==> flow/design.v <==
module memory (
    input  logic        clk,
    input  logic        reset,
    input  logic        we_height,
    input  logic        we_weight,
    input  logic [4:0]  user_index,
    input  logic [31:0] data_in,
    output logic [31:0] height_out,
    output logic [31:0] weight_out
);
    (* keep = "true" *) reg [31:0] mem_height [0:31];
    (* keep = "true" *) reg [31:0] mem_weight [0:31];
    initial begin
        for (int i = 0; i < 32; i++) begin
            mem_height[i] = 32'd0;     
            mem_weight[i] = 32'd0;      
        end
    end
    always @(posedge clk or posedge reset) begin
         if (reset) begin
           for (int i = 0; i < 32; i++) begin
                mem_height[i] = 32'd0;     
                mem_weight[i] = 32'd0;      
            end
        end else begin
            if (we_height) mem_height[user_index] <= data_in;
            if (we_weight) mem_weight[user_index] <= data_in;
        end
    end
    assign height_out = mem_height[user_index];
    assign weight_out = mem_weight[user_index];
endmodule
# Tool chain data of memory
# The steps from the RTL of memory to its reports follow in flow order.
# Lines are those of the file above, counted from 1.
# A cell with -- has no value.
# setup
design	memory
clk_port	clk
lib	sky130hd
lib_corner	tt_025C_1v80

# Elaborated design
# Source: Yosys, flattened and elaborated. Widths are those after wreduce. Registers that Yosys merges into a memory's read port (data or address) are not register bits. Print and check cells do not count. Equal cells are merged and count once.
# bits
regBits	2048
in_bits	41
output_inout_bits	64
elab_cells	162
# op_classes
equal	31
muxes	2
n_reduce_logical	65
# ops
cell	count
32-bit case mux with 32-bit select	2
2-bit AND reduction	64
5-bit == test (second input constant)	16
5-bit by 4-bit == test with 1-bit output (second input constant)	8
5-bit by 3-bit == test with 1-bit output (second input constant)	4
5-bit by 2-bit == test with 1-bit output (second input constant)	2
5-bit by 1-bit == test with 1-bit output (second input constant)	1
5-bit zero test	1

# Longest topological paths
# Longest topological path by Yosys (ltp), each cell counted once; first at word level (registers and memories cut), then after technology mapping (sequential cells cut; the memories' decode and read muxes count).
# depth
word_depth	2
abc_area	0
mapped_depth	11
depth_no_buf	5

# Netlist
# Source: synth_stat.txt of the flow (Yosys; design flattened, memories mapped). It holds for the ABC_AREA given above (unset counts as 0); a run with the other value may have another netlist.
# by_type
cell_type	count	area_total_um2
sky130_fd_sc_hd__dfrtp_1	2048	5.12E+04
sky130_fd_sc_hd__mux2_2	2034	2.29E+04
sky130_fd_sc_hd__a22oi_1	343	2574.97
sky130_fd_sc_hd__and3_1	309	1.93E+03
sky130_fd_sc_hd__nand3_1	325	1626.56
sky130_fd_sc_hd__clkbuf_1	422	1.58E+03
sky130_fd_sc_hd__mux2i_1	133	1.33E+03
sky130_fd_sc_hd__nand4_1	165	1032.24
sky130_fd_sc_hd__a2111oi_0	113	989.699
sky130_fd_sc_hd__buf_2	185	925.888
sky130_fd_sc_hd__o32a_1	51	510.49
sky130_fd_sc_hd__buf_1	123	461.693
sky130_fd_sc_hd__o22ai_1	63	394.128
sky130_fd_sc_hd__a22o_1	40	350.336
sky130_fd_sc_hd__nand2_1	85	319.056
sky130_fd_sc_hd__mux2_1	26	292.781
sky130_fd_sc_hd__nor2_1	74	277.766
sky130_fd_sc_hd__a221oi_1	29	253.994
# Other cell types: 44; their cells: 349.
# synth_totals
cell_count	6917
area_mm2	0.0915916
sequential_area_mm2	0.0512492
ffs	2048
buffers	745

# Timing after synthesis
# OpenSTA on the mapped netlist: ideal clock, no wires. The path of least setup slack (recovery checks aside). Input and output delay are each 20% of the period. Register names are those of the netlist, which keeps one name where synthesis merged equal registers.
# synth_timing
path_type	input -> output
start	input user_index[3]
end	output height_out[9]
clock_period_ps	5380
input_delay_ps	1076
out_delay_ps	1076
launch_ps	1076
t_arrival_ps	2981
required_ps	4304
path_slack_ps	1323
path_delay_ps	1905
driving_pins	10
path_buffers	5
synth_period_reached_ps	4057
# "path_delay_ps" = arrival - input delay + setup time.
# A path that ends at an output port has no setup time.
# "driving_pins": output pins that drive a net of the path, with the launching flip-flop's if there is one; two outputs of one cell count as two.
# "synth_period_reached_ps" = period - worst setup slack (recovery checks aside). The figure is calculated, with input and output delays left at 20% of the set period.
# The rows between start and end are the longest chain of elaborated cells between them; the timing report does not say that the signal goes this way. Where chains are equally long, one stands for them.
# A line is the first line of the expression or statement that the cell stems from. Yosys adds cells for indexed reads and writes and turns some case tables into memories.
# synth_via
cell_sequence	sky130_fd_sc_hd__buf_4 > sky130_fd_sc_hd__buf_4 > sky130_fd_sc_hd__buf_2 > sky130_fd_sc_hd__buf_2 > sky130_fd_sc_hd__buf_2 > sky130_fd_sc_hd__mux2i_1 > sky130_fd_sc_hd__o22ai_1 > sky130_fd_sc_hd__a2111oi_0 > sky130_fd_sc_hd__nand4b_1 > sky130_fd_sc_hd__o32a_1
elab_chain_cells	2
cone_cells	33
classes_between	eq/ne (31); mux (1); reduce/logical (1)
# synth_rtl
element	line_no	source
start: declaration	6	input  logic [4:0]  user_index,
5-bit == test	30	assign height_out = mem_height[user_index];
32-bit case mux with 32-bit select	30
end: declaration	8	output logic [31:0] height_out,

# Path in the finished layout
# From the final timing report of job 1: the path of least setup slack in the routed layout; clock arrival at registers is part of the times.
# The path's times are printed in steps of 10 ps; the period is the one set.
# layout_timing
path_type	input -> output
start	input user_index[2]
end	output height_out[28]
clock_period_ps	6270
input_delay_ps	1250
out_delay_ps	1250
launch_ps	1250
t_arrival_ps	5250
required_ps	5020
path_slack_ps	-240
driving_pins	10
path_buffers	5
# The rows between start and end are the longest chain of elaborated cells between them; the timing report does not say that the signal goes this way. Where chains are equally long, one stands for them.
# layout_via
cell_sequence	sky130_fd_sc_hd__buf_4 > sky130_fd_sc_hd__and3b_4 > sky130_fd_sc_hd__buf_4 > sky130_fd_sc_hd__buf_4 > sky130_fd_sc_hd__nand3_1 > sky130_fd_sc_hd__nand4_1 > sky130_fd_sc_hd__a2111oi_0 > sky130_fd_sc_hd__a31oi_2 > sky130_fd_sc_hd__buf_4 > sky130_fd_sc_hd__clkdlybuf4s50_1
elab_chain_cells	2
cone_cells	33
classes_between	eq/ne (31); mux (1); reduce/logical (1)
# layout_rtl
element	line_no	source
start: declaration	6	input  logic [4:0]  user_index,
5-bit == test	30	assign height_out = mem_height[user_index];
32-bit case mux with 32-bit select	30
end: declaration	8	output logic [31:0] height_out,

# Stored flow runs of memory (2 of them; Yosys, OpenROAD, sky130hd). They differ in their settings and are not a sequence. Constraints: input delay and output delay 20% of the set period each, output load 0.01 pF.
# "achievedPeriod_ps" is the run's clock period less its worst setup slack. It is reckoned from that one timing run; input and output delays stay at 20% of the period that was set.
# "worst_path_time_ps": the worst setup path's part of the clock period (all of it between registers, 20% less for each end at a port) less its slack. A launch clock that arrives late makes it longer, a capture clock that arrives late makes it shorter.
# By "final_power_mw" is meant OpenSTA's value without simulated activity: inputs other than the clock are taken to toggle once in ten clock periods, and the tool carries that through the logic.
# "worst_path_time_ps" is given in steps of 10 ps.
# Settings: n/a = not set for that run.
run name	period_ns	CORE_UTILIZATION	SETUP_SLACK_MARGIN	PLACE_DENSITY_LB_ADDON	CELL_PAD_IN_SITES_DETAIL_PLACEMENT	GPL_ROUTABILITY_DRIVEN	CTS_CLUSTER_SIZE	MIN_ROUTING_LAYER	MAX_ROUTING_LAYER	CAP_MARGIN	CORE_MARGIN	SLEW_MARGIN	PLACE_DENSITY	HOLD_SLACK_MARGIN	CELL_PAD_IN_SITES_GLOBAL_PLACEMENT	TNS_END_PERCENT	GPL_TIMING_DRIVEN	ys_area_mm2	design.die.area_mm2	finalCellArea_mm2	finalUtil_pct	setup_ws_ps	timing.setup.tns_ps	fin_hold_ws_ps	final_power_mw	achievedPeriod_ps	worst_path_time_ps	timing.worst_path_kind
job 1	6.27	40	-0.39	0.28	1	1	89	met1	met4	20	2	20	n/a	n/a	n/a	n/a	n/a	0.0915916	0.232821	0.104692	46.0	-239	-402	481	35.446	6509	4000	input -> output
job 2	6.44	60	1.89	n/a	n/a	0	38	n/a	met5	30	2	15	0.89	0.01	2	40	1	0.0915916	0.155792	0.110204	72.6	1410	0	487	34.019	5030	2450	input -> output
